==> flow/design.v <==
`timescale 1ns/1ps
module uart_tx #(
    parameter integer clk_hz = 50000000, 
    parameter integer baud_rate = 115200
)(
    input wire clk, 
    input wire rst, 
    input wire tx_valid, 
    input wire [7:0] tx_data, 
    output reg tx_ready, 
    output reg txd
);
localparam integer clks_per_bit = clk_hz/baud_rate;  
localparam [1:0] idle_state = 2'b00, start_state = 2'b01, data_state = 2'b10, stop_state = 2'b11;
reg [1:0] current_state;  
localparam integer timer_width = (clks_per_bit <= 2) ? 1: $clog2(clks_per_bit);
reg [timer_width-1:0] bit_timer;  
reg [2:0] bit_index;  
reg [7:0] current_byte;  
always @(posedge clk) begin 
    if(rst) begin  
        current_state <= idle_state;
        bit_index <= 3'b000; 
        bit_timer <= {timer_width{1'b0}}; 
        current_byte <= 8'b00000000;
        txd <= 1'b1;
        tx_ready <= 1'b1;  
    end else begin
        case (current_state)
            idle_state: begin
                txd <= 1'b1; 
                tx_ready <= 1'b1; 
                bit_timer <= {timer_width{1'b0}};
                if(tx_valid && tx_ready) begin
                    current_byte <= tx_data;  
                    txd <= 1'b0;  
                    tx_ready <= 1'b0;  
                    bit_timer <= {timer_width{1'b0}};  
                    current_state <= start_state; 
                end  
            end
            start_state: begin
                txd <= 1'b0; 
                tx_ready <= 1'b0;
                if(bit_timer == clks_per_bit-1) begin
                    bit_timer <= {timer_width{1'b0}};
                    bit_index <= 3'd0;
                    txd <= current_byte[0];  
                    current_state <= data_state; 
                end else begin
                    bit_timer <= bit_timer + 1'b1; 
                end 
            end 
            data_state: begin
                tx_ready <= 1'b0; 
                txd <= current_byte[bit_index];
                if(bit_timer == clks_per_bit - 1) begin  
                    bit_timer <= {timer_width{1'b0}};  
                    if (bit_index == 3'd7) begin  
                        txd <= 1'b1; 
                        current_state <= stop_state;  
                    end else begin 
                        bit_index <= bit_index + 1'b1; 
                    end 
                end else begin
                    bit_timer <= bit_timer + 1'b1;  
                end   
            end 
            stop_state: begin
                tx_ready <= 1'b0;
                txd <= 1'b1; 
                if(bit_timer == clks_per_bit - 1) begin
                    bit_timer <= {timer_width{1'b0}};
                    current_state <= idle_state;
                    tx_ready <= 1'b1;  
                end else begin
                    bit_timer <= bit_timer + 1'b1; 
                end 
            end  
        endcase   
    end 
end 
endmodule   
# Step by step through the tools: uart_tx
# What the tools print for uart_tx, step after step.
# Line numbers count from 1 in the design file above.
# Cell names lack the library's common part.
# A cell with n/a has no value.
dict set report setup {
  top_module {uart_tx}
  clock {clk}
  library {sky130hd}
  pvt_corner {tt_025C_1v80}
}

# After elaboration
# Yosys after proc, flatten, opt, wreduce and memory -nomap, before mapping. Memory bits, and registers merged into a memory's read port (data or address), are not among the register bits. Print and check cells are not counted.
dict set report bits {
  regBits 24
  in_bits 11
  out_inout_bits 2
}
dict set report op_classes {
  add_sub_neg 2
  n_eq 11
  shifts 1
  mux 19
  reduce_and_logical 9
}
# op count
set op_table {}
lappend op_table {{9-bit parallel mux with 2-bit select} 1}
lappend op_table {{2-bit != test (second input constant)} 6}
lappend op_table {{2-bit 2-to-1 mux} 5}
lappend op_table {{9-bit by 1-bit adder with 9-bit output (second input constant)} 1}
lappend op_table {{9-bit equality test (second input constant)} 1}
lappend op_table {{9-bit 2-to-1 mux} 1}
lappend op_table {{3-bit 2-to-1 mux} 3}
lappend op_table {{8-bit by 3-bit indexed select with 1-bit output} 1}
lappend op_table {{2-bit parallel mux with 4-bit select} 1}
lappend op_table {{6-bit AND reduction} 1}
lappend op_table {{3-bit parallel mux with 2-bit select} 1}
lappend op_table {{1-bit 2-to-1 mux} 5}
lappend op_table {{2-bit equality test (second input constant)} 2}
lappend op_table {{4-bit AND reduction} 1}
lappend op_table {{4-bit nonzero test} 1}
lappend op_table {{1-bit parallel mux with 4-bit select} 1}
lappend op_table {{3-bit by 1-bit adder with 3-bit output (second input constant)} 1}
lappend op_table {{3-bit equality test (second input constant)} 1}
lappend op_table {{3-bit OR reduction} 1}
lappend op_table {{1-bit parallel mux with 3-bit select} 1}
lappend op_table {{2-bit by 1-bit equality test with 1-bit output (second input constant)} 1}
lappend op_table {{2-bit zero test} 1}
lappend op_table {{2-bit AND reduction} 1}
lappend op_table {{2-bit nonzero test} 1}
lappend op_table {{2-bit OR reduction} 1}
lappend op_table {{1-bit logical AND} 1}

# Depth
# Depth = most cells in a row (Yosys ltp): at word level without a register or memory, in the mapped netlist without a sequential cell, where the memories' decode and read muxes count.
dict set report logic_depth {
  ltp_word 4
  abc_area 0
  depth_mapped 7
  mapped_depth_nobuf 6
}

# After synthesis
# Yosys stat after the flow's synthesis: flattened, memories mapped to cells. It holds for the ABC_AREA given above (unset counts as 0); a run with the other value may have another netlist.
dict set report synth_totals {
  cells 128
  mapped_area_um2 1151.1
  flip_flops 26
}
# cell count area_total_um2
set by_type {}
lappend by_type {dfxtp_1 26 520.499}
lappend by_type {nand2_1 24 90.086}
lappend by_type {a21oi_1 15 75.072}
lappend by_type {ha_1 4 50.048}
lappend by_type {nor2_1 13 48.797}
lappend by_type {mux4_2 2 45.043}
lappend by_type {nand3_1 7 35.034}
lappend by_type {xnor2_1 4 35.034}
lappend by_type {xor2_1 3 26.275}
lappend by_type {nand4b_4 1 23.773}
lappend by_type {a221o_1 2 20.019}
lappend by_type {nor3_4 1 16.266}
lappend by_type {a21o_1 2 15.014}
lappend by_type {o21ai_0 3 15.014}
lappend by_type {and3_1 2 12.512}
lappend by_type {buf_6 1 11.261}
lappend by_type {or3_4 1 11.261}
lappend by_type {nor3_1 2 10.01}
# Not listed: further types 13, cells in them 15.

# Worst setup path after synthesis
# Source: OpenSTA report_checks on the synthesized netlist (no wires, ideal clock, input and output delay 20% of the period each), path of least setup slack; recovery checks are left aside. Register names are those of the netlist, which keeps one name where synthesis merged equal registers.
dict set report synth_path {
  kind {flip-flop to flip-flop}
  start {register bit_index[0]}
  end {register bit_index[0]}
  period_ps 1460
  setup_time_ps 70
  t_arrival_ps 1479
  path_slack_ps -90
  delay_ps 1549
  driving_pins 7
  path_buffers 0
  synth_period_reached_ps 1550
}
# "delay_ps" = arrival - input delay + setup time.
# "driving_pins": output pins that drive a net of the path, with the launching flip-flop's if there is one; two outputs of one cell count as two.
# "synth_period_reached_ps" is the clock period less the worst setup slack; recovery checks do not enter. This is arithmetic on one report: input and output delays are still those of the set period (20% each).
# The rows between start and end are the longest chain of elaborated cells between them; the timing report does not say that the signal goes this way. Where chains are equally long, one stands for them.
# A line is the first line of the expression or statement that the cell stems from. Yosys adds cells for indexed reads and writes and turns some case tables into memories.
# At most two assigning lines are given for a register; there are more.
dict set report synth_via {
  cell_sequence {dfxtp_1 -> ha_1 -> ha_1 -> or2_2 -> o41ai_1 -> nand2_1 -> a21oi_1}
  elab_chain_cells 4
}
# element line_no
set synth_rtl {}
lappend synth_rtl {{from (decl)} 18} ;# reg [2:0] bit_index;
lappend synth_rtl {{from (assign)} 23} ;# bit_index <= 3'b000;
lappend synth_rtl {{from (assign)} 63} ;# bit_index <= bit_index + 1'b1;
lappend synth_rtl {{3-bit by 1-bit adder with 3-bit output} 63}
lappend synth_rtl {{3-bit 2-to-1 mux} 59} ;# if (bit_index == 3'd7) begin
lappend synth_rtl {{3-bit 2-to-1 mux} 57} ;# if(bit_timer == clks_per_bit - 1) begin
lappend synth_rtl {{3-bit parallel mux with 2-bit select} 29} ;# case (current_state)
lappend synth_rtl {{to (assign)} 23}
lappend synth_rtl {{to (assign)} 63}
lappend synth_rtl {{to (decl)} 18}

# Timing after layout
# From the final timing report of flow run 1: the path of least setup slack in the routed layout; clock arrival at registers is part of the times.
# The report prints the path's times to 10 ps; the period is as set.
dict set report layout_path {
  kind {flip-flop to output port}
  start {register tx_ready}
  end {output port tx_ready}
  period_ps 2580
  out_delay_ps 520
  t_arrival_ps 1250
  path_slack_ps 810
  driving_pins 2
  path_buffers 1
}
# At most two assigning lines are given for a register; there are more.
dict set report layout_via {
  cell_sequence {dfxtp_1 -> clkdlybuf4s50_1}
  elab_chain_cells 0
}
# element line_no
set layout_rtl {}
lappend layout_rtl {{from (decl)} 10} ;# output reg tx_ready,
lappend layout_rtl {{from (assign)} 27} ;# tx_ready <= 1'b1;
lappend layout_rtl {{from (assign)} 32} ;# tx_ready <= 1'b1;
lappend layout_rtl {{to (decl)} 10}

; Settings and measured results of 2 stored flow runs for module uart_tx (sky130hd), not sorted in any way. The constraints put input and output delay at 20% of the set period each and load the outputs with 0.01 pF.
; "period_less_ws_ps" = clock period - worst setup slack. The figure is calculated, with input and output delays left at 20% of the set period.
; By "worst_path_time_ps" is meant the share of the clock period that the worst setup path is allowed (20% is reserved at inputs, 20% at outputs), minus its slack. Clock arrival times at its registers enter into it.
; "fin_power_uw" rests on the timing tool's default activity at the inputs, not on a simulated workload.
; "worst_path_time_ps" is given in steps of 10 ps.

[flow run 1: settings]
period_ns = 2.58
CORE_UTILIZATION = 67
PLACE_DENSITY = 0.43
CAP_MARGIN = 35
SLEW_MARGIN = 0
CORE_MARGIN = 2
[flow run 1: results]
finalCellArea_um2 = 1312.5
holdWs_ps = 463
yosys.chip_area_um2 = 1151.1
period_less_ws_ps = 1765
dieArea_um2 = 2065.7
fin_power_uw = 700.6
fin_tns_ps = 0
worst_path_time_ps = 1250
worst_path_kind = flip-flop to output port
timing.setup.ws_ps = 815
utilization_frac = 0.842

[flow run 2: settings]
period_ns = 1.89
CORE_UTILIZATION = 47
SETUP_SLACK_MARGIN = 0.16
HOLD_SLACK_MARGIN = -0.09
CORE_MARGIN = 6
CELL_PAD_IN_SITES_DETAIL_PLACEMENT = 1
TNS_END_PERCENT = 60
GPL_ROUTABILITY_DRIVEN = 0
CTS_CLUSTER_SIZE = 29
MAX_ROUTING_LAYER = met4
CAP_MARGIN = 20
SLEW_MARGIN = 20
[flow run 2: results]
holdWs_ps = 463
worst_path_time_ps = 1290
worst_path_kind = flip-flop to output port
utilization_frac = 0.606
dieArea_um2 = 3781.0
timing.setup.ws_ps = 219
yosys.chip_area_um2 = 1151.1
fin_tns_ps = 0
period_less_ws_ps = 1671
finalCellArea_um2 = 1366.3
fin_power_uw = 974.4
